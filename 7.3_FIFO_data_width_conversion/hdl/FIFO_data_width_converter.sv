==> flow/design.v <==
`timescale 1ns/1ps
`default_nettype none
module FIFO_controller_width_conversion
    #(
        parameter ADDR_WIDTH = 4
    ) (
    input wire clk_i, reset_i,
    input wire read_i, write_i,
    output wire empty_o, full_o,
    output logic [ADDR_WIDTH-1:0] write_address_1_o, write_address_2_o, read_address_o
);
    logic [ADDR_WIDTH-1:0] read_pointer_reg, read_pointer_next;
    logic [ADDR_WIDTH-1:0] write_pointer_1_reg, write_pointer_1_next;
    logic [ADDR_WIDTH-1:0] write_pointer_2_reg, write_pointer_2_next;
    logic empty_reg, empty_next;
    logic full_reg, full_next;
    always_ff @(posedge clk_i, posedge reset_i) begin
        if (reset_i) begin
            read_pointer_reg <= 0;
            write_pointer_1_reg <= 0;
            write_pointer_2_reg <= 1;
            empty_reg <= 1;
            full_reg <= 0;
        end else begin
            read_pointer_reg <= read_pointer_next;
            write_pointer_1_reg <= write_pointer_1_next;
            write_pointer_2_reg <= write_pointer_2_next;
            empty_reg <= empty_next;
            full_reg <= full_next;
        end
    end
    always_comb begin
        read_pointer_next = read_pointer_reg;
        write_pointer_1_next = write_pointer_1_reg;
        write_pointer_2_next = write_pointer_2_reg;
        empty_next = empty_reg;
        full_next = full_reg;
        unique case({write_i, read_i})
            2'b01 : begin
                if (~empty_reg) begin
                    read_pointer_next = read_pointer_reg + 1;
                    full_next = 0;
                    if (read_pointer_next == write_pointer_2_reg) begin
                        empty_next = 1;
                    end
                end
            end
            2'b10 : begin
                if (~full_reg) begin
                    write_pointer_1_next = write_pointer_1_reg + 2;
                    write_pointer_2_next = write_pointer_2_reg + 2;
                    empty_next = 0;
                    if ((write_pointer_2_next == read_pointer_reg) | (write_pointer_1_next == read_pointer_reg)) begin
                        full_next = 1;
                    end
                end
            end
            2'b11 : begin
                write_pointer_1_next = write_pointer_1_reg + 1;
                write_pointer_2_next = write_pointer_2_reg + 1;
                read_pointer_next = read_pointer_reg + 1;
            end
            default : ;
        endcase
    end
    assign write_address_1_o = write_pointer_1_reg;
    assign write_address_2_o = write_pointer_2_reg;
    assign read_address_o = read_pointer_reg;
    assign empty_o = empty_reg;
    assign full_o = full_reg;
endmodule
`timescale 1ns/1ps
`default_nettype none
module FIFO_data_width_converter
    #(
        parameter ADDR_WIDTH = 4,
        parameter DATA_WIDTH = 4
    ) (
    input wire clk_i, reset_i,
    input wire read_i, write_i,
    input wire [7:0] write_data_i,
    output logic empty_o, full_o,
    output logic [3:0] read_data_o
);
    logic [ADDR_WIDTH-1:0] write_address_1, write_address_2, read_address_1;
    FIFO_controller_width_conversion #(
        .ADDR_WIDTH(ADDR_WIDTH)
    ) FIFO_CONTROLLER(
        .clk_i(clk_i),
        .reset_i(reset_i),
        .read_i(read_i),
        .write_i(write_i),
        .empty_o(empty_o),
        .full_o(full_o),
        .write_address_1_o(write_address_1),
        .write_address_2_o(write_address_2),
        .read_address_o(read_address_1)
    );
    logic write_en;
    register_file_2_write_port #(
        .ADDR_WIDTH(ADDR_WIDTH),
        .DATA_WIDTH(DATA_WIDTH)
    ) REGISTER_FILE (
        .clk_i(clk_i),
        .write_en(write_en),
        .write_address_1_i(write_address_1),
        .write_address_2_i(write_address_2),
        .read_address_i(read_address_1),
        .write_data_1_i(write_data_i[7:4]),
        .write_data_2_i(write_data_i[3:0]),
        .read_data_o(read_data_o)
    );
    assign write_en = write_i & ~full_o;
endmodule
`timescale 1ns/1ps
`default_nettype none
module register_file_2_write_port 
    # (
        parameter ADDR_WIDTH = 8,
        parameter DATA_WIDTH = 8
    ) (
        input logic clk_i,
        input logic write_en,
        input logic [ADDR_WIDTH-1:0] write_address_1_i, write_address_2_i, read_address_i,
        input logic [DATA_WIDTH-1:0] write_data_1_i, write_data_2_i,
        output logic [DATA_WIDTH-1:0] read_data_o
    );
    logic [DATA_WIDTH-1:0] rom [0:(2**ADDR_WIDTH)-1];
    always_ff @(posedge clk_i) begin
        if (write_en) begin
            rom[write_address_1_i] <= write_data_1_i;
            rom[write_address_2_i] <= write_data_2_i;
        end
    end
    assign read_data_o = rom[read_address_i];
endmodule
== Step by step through the tools: FIFO_data_width_converter ==
Tool output for the design above, in the order of the flow.
Lines are those of the file above, counted from 1.
Operators: Yosys type, input widths -> output width; for muxes data width and select width s.
Library cell names are shortened.
The mark - stands for no value.
Set-up
  top: FIFO_data_width_converter
  clock input: clk_i
  library: sky130hd
  corner: tt_025C_1v80

== Word-level counts ==
Source: Yosys, flattened and elaborated, memories not mapped. Widths are those after wreduce. Registers that Yosys merges into a memory's read port (data or address) are not register bits. Print and check cells do not count. Equal cells are merged and count once.
Memory sizes are those after Yosys's memory passes, which may raise the word count (mostly to a power of two), join words into wider ones and drop unused or constant bits.
Bit counts
  register bits after elaboration: 14
  bits in writable memories: 64
  memories: 1
  output and inout port bits: 6
  elaborated cells: 48
Memory list
  REGISTER_FILE.rom: words 16, width 4, read ports 1, write ports 2, RTL line 128  | logic [DATA_WIDTH-1:0] rom [0:(2**ADDR_WIDTH)-1];
Operators by class
  $add $sub $neg: 5
  eq/ne operators: 8
  multiplexer cells: 19
  bitwise gates (word level): 3
  reduce/logical cells: 7
Operator list (number)
  $mux 4: 7
  $pmux 4 s2: 3
  $add 4x1->4 const B: 3
  $eq 4x4->1: 3
  $reduce_and 2->1: 4
  $add 4x2->4 const B: 2
  $mux 1: 7
  $reduce_bool 2->1: 3
  $eq 2x2->1 const B: 2
  $ne 2x2->1 const B: 2
  $pmux 1 s2: 2
  $eq 2x1->1 const B: 1
  $and 1x1->1: 1
  $or 1x1->1: 1
  $not 1->1: 1

== Longest topological paths ==
Longest topological path by Yosys (ltp), each cell counted once; first at word level (registers and memories cut), then after technology mapping (sequential cells cut; the memories' decode and read muxes count).
Logic depth
  depth in word-level cells: 6
  ABC_AREA: 0
  mapped depth: 6
  gate-level depth less buffers: 5

== Synthesis result ==
Source: synth_stat.txt of the flow (Yosys; design flattened, memories mapped). It holds for the ABC_AREA given above (unset counts as 0); a run with the other value may have another netlist.
Totals and module areas in this step are rounded.
Cell types
  edfxtp_1: number 64, area in all 1.92E+03 sq um
  mux2_2: number 65, area in all 731.952 sq um
  dfrtp_1: number 12, area in all 300.288 sq um
  mux4_1: number 9, area in all 236.477 sq um
  mux4_2: number 7, area in all 157.651 sq um
  ha_1: number 11, area in all 137.632 sq um
  a21o_1: number 13, area in all 97.594 sq um
  xor2_1: number 11, area in all 96.342 sq um
  nand2_1: number 18, area in all 67.565 sq um
  nor2_2: number 10, area in all 62.56 sq um
  xnor2_1: number 7, area in all 61.309 sq um
  dfstp_2: number 2, area in all 52.55 sq um
  mux2i_1: number 5, area in all 50.048 sq um
  nand3_1: number 8, area in all 40.038 sq um
  o21ai_0: number 8, area in all 40.038 sq um
  inv_1: number 10, area in all 37.536 sq um
  buf_2: number 7, area in all 35.034 sq um
  nor2_1: number 9, area in all 33.782 sq um
Other cell types: 22; their cells: 50.
Mapped netlist
  cells in the netlist: 326
  synthesis area: 0.0045 sq mm
  sequential area: 0.0023 sq mm
  flip-flop cells: 78
By module: a second synthesis without flattening, with its own total; a netlist apart from the flattened one above.
Unflattened totals
  cells (unflattened synthesis): 314
  area (unflattened synthesis): 0.0044 sq mm
Each row is one instance without its submodules.
By module
  register_file_2_write_port: instances 1, cells 225, area 0.0035 sq mm
  FIFO_controller_width_conversion (ADDR_WIDTH=4): instances 1, cells 88, area 0.00089 sq mm
  FIFO_data_width_converter: instances 1, cells 1, area 0.000014 sq mm

== Timing after synthesis ==
Source: OpenSTA report_checks on the synthesized netlist (no wires, ideal clock, input and output delay 20% of the period each), path of least setup slack; recovery checks are left aside. Register names are those of the netlist, which keeps one name where synthesis merged equal registers.
Timing path after synthesis
  path kind: register to output
  from: register FIFO_CONTROLLER.read_pointer_reg[0]
  to: output read_data_o[1]
  period: 2.16 ns
  external output delay: 0.432 ns
  arrival: 1.459 ns
  setup slack: 0.269 ns
  delay of the path: 1.459 ns
  stages on the path: 6
  synthesis period reached: 1.891 ns
"delay of the path" is the arrival time less input delay plus setup time.
A path that ends at an output port has no setup time.
"stages on the path": output pins that drive a net of the path, with the launching flip-flop's if there is one; two outputs of one cell count as two.
"synthesis period reached" = period - worst setup slack (recovery checks aside). The figure is calculated, with input and output delays left at 20% of the set period.
Between the ends stands the longest chain of elaborated cells between them, by number of cells; it is not shown to be the way that was timed. Of several equally long chains one is given.
A line is the first line of the expression or statement that the cell stems from. Yosys adds cells for indexed reads and writes and turns some case tables into memories.
The chain passes a memory read, where the word-level depth is cut; so it can be longer than that depth.
On the way, after synthesis
  path through: dfrtp_1 > buf_6 > mux4_2 > nor2b_1 > a211oi_2 > a21oi_1
  cells in the longest elaborated chain: 1
Ends and longest elaborated chain, after synthesis
  from (decl): RTL line 12  | logic [ADDR_WIDTH-1:0] read_pointer_reg, read_pointer_next;
  from (assign): RTL line 19  | read_pointer_reg <= 0;
  from (assign): RTL line 25  | read_pointer_reg <= read_pointer_next;
  $mem_v2 16x4: RTL line 128  | logic [DATA_WIDTH-1:0] rom [0:(2**ADDR_WIDTH)-1];
  to (decl): RTL line 83  | output logic [3:0] read_data_o

== Worst path after layout ==
From the final timing report of entry A: the path of least setup slack in the routed layout; clock arrival at registers is part of the times.
Timing path post-layout
  path kind: register to output
  from: register FIFO_CONTROLLER.read_pointer_reg[0]
  to: output read_data_o[2]
  period: 2.22 ns
  external output delay: 0.44 ns
  arrival: 2.00 ns
  setup slack: -0.23 ns
  stages on the path: 7
Between the ends stands the longest chain of elaborated cells between them, by number of cells; it is not shown to be the way that was timed. Of several equally long chains one is given.
The chain passes a memory read, where the word-level depth is cut; so it can be longer than that depth.
On the way, post-layout
  path through: dfrtp_2 > buf_6 > buf_6 > mux4_2 > mux2i_1 > a21oi_1 > buf_2
  cells in the longest elaborated chain: 1
Ends and longest elaborated chain, post-layout
  from (decl): RTL line 12  | logic [ADDR_WIDTH-1:0] read_pointer_reg, read_pointer_next;
  from (assign): RTL line 19  | read_pointer_reg <= 0;
  from (assign): RTL line 25  | read_pointer_reg <= read_pointer_next;
  $mem_v2 16x4: RTL line 128  | logic [DATA_WIDTH-1:0] rom [0:(2**ADDR_WIDTH)-1];
  to (decl): RTL line 83  | output logic [3:0] read_data_o

Subject: flow runs of FIFO_data_width_converter

Hi,

Measured data: module FIFO_data_width_converter, platform sky130hd, 2 stored runs of the flow under differing settings, order arbitrary. Input and output delays are each 20% of the period that was set; the output load is 0.01 pF.
"achieved period" means the clock period less the worst setup slack. The figure is calculated, with input and output delays left at 20% of the set period.
"critical path time" is the time allowed to the run's worst setup path (the clock period less input and output delay, where it has them) less its slack. Clock arrival times count: a late capture clock shortens it, a late launch clock lengthens it.
By "total power of the final layout" is meant OpenSTA's value without simulated activity: inputs other than the clock are taken to toggle once in ten clock periods, and the tool carries that through the logic.
Measured values are rounded.

==> entry A: settings <==
{ "period_ns": 2.22, "CORE_UTILIZATION": 58, "CAP_MARGIN": 20, "CORE_MARGIN": 2, "SLEW_MARGIN": 20 }
==> entry A: results <==
standard-cell area after layout: 0.0052 sq mm
setup slack of the worst path: -0.23 ns
post-route utilization: 0.68
achieved period: 2.448 ns
total power of the final layout: 6.4 mW
chip area in the Yosys report: 0.0045 sq mm
sum of negative setup slack: -0.81 ns
overall die area: 0.0085 sq mm
critical path time: 2.00 ns
worst path kind: register to output

==> entry B: settings <==
{ "period_ns": 1.6, "CORE_UTILIZATION": 35, "SETUP_SLACK_MARGIN": 0.06, "PLACE_DENSITY_LB_ADDON": 0.17, "CORE_ASPECT_RATIO": 1.09, "ABC_AREA": 0, "GPL_TIMING_DRIVEN": 1, "SLEW_MARGIN": 0, "CAP_MARGIN": 20, "CORE_MARGIN": 2 }
==> entry B: results <==
standard-cell area after layout: 0.0064 sq mm
setup slack of the worst path: -0.68 ns
post-route utilization: 0.5
achieved period: 2.285 ns
total power of the final layout: 11 mW
chip area in the Yosys report: 0.0045 sq mm
sum of negative setup slack: -6.1 ns
overall die area: 0.014 sq mm
critical path time: 1.96 ns
worst path kind: register to output

Regards
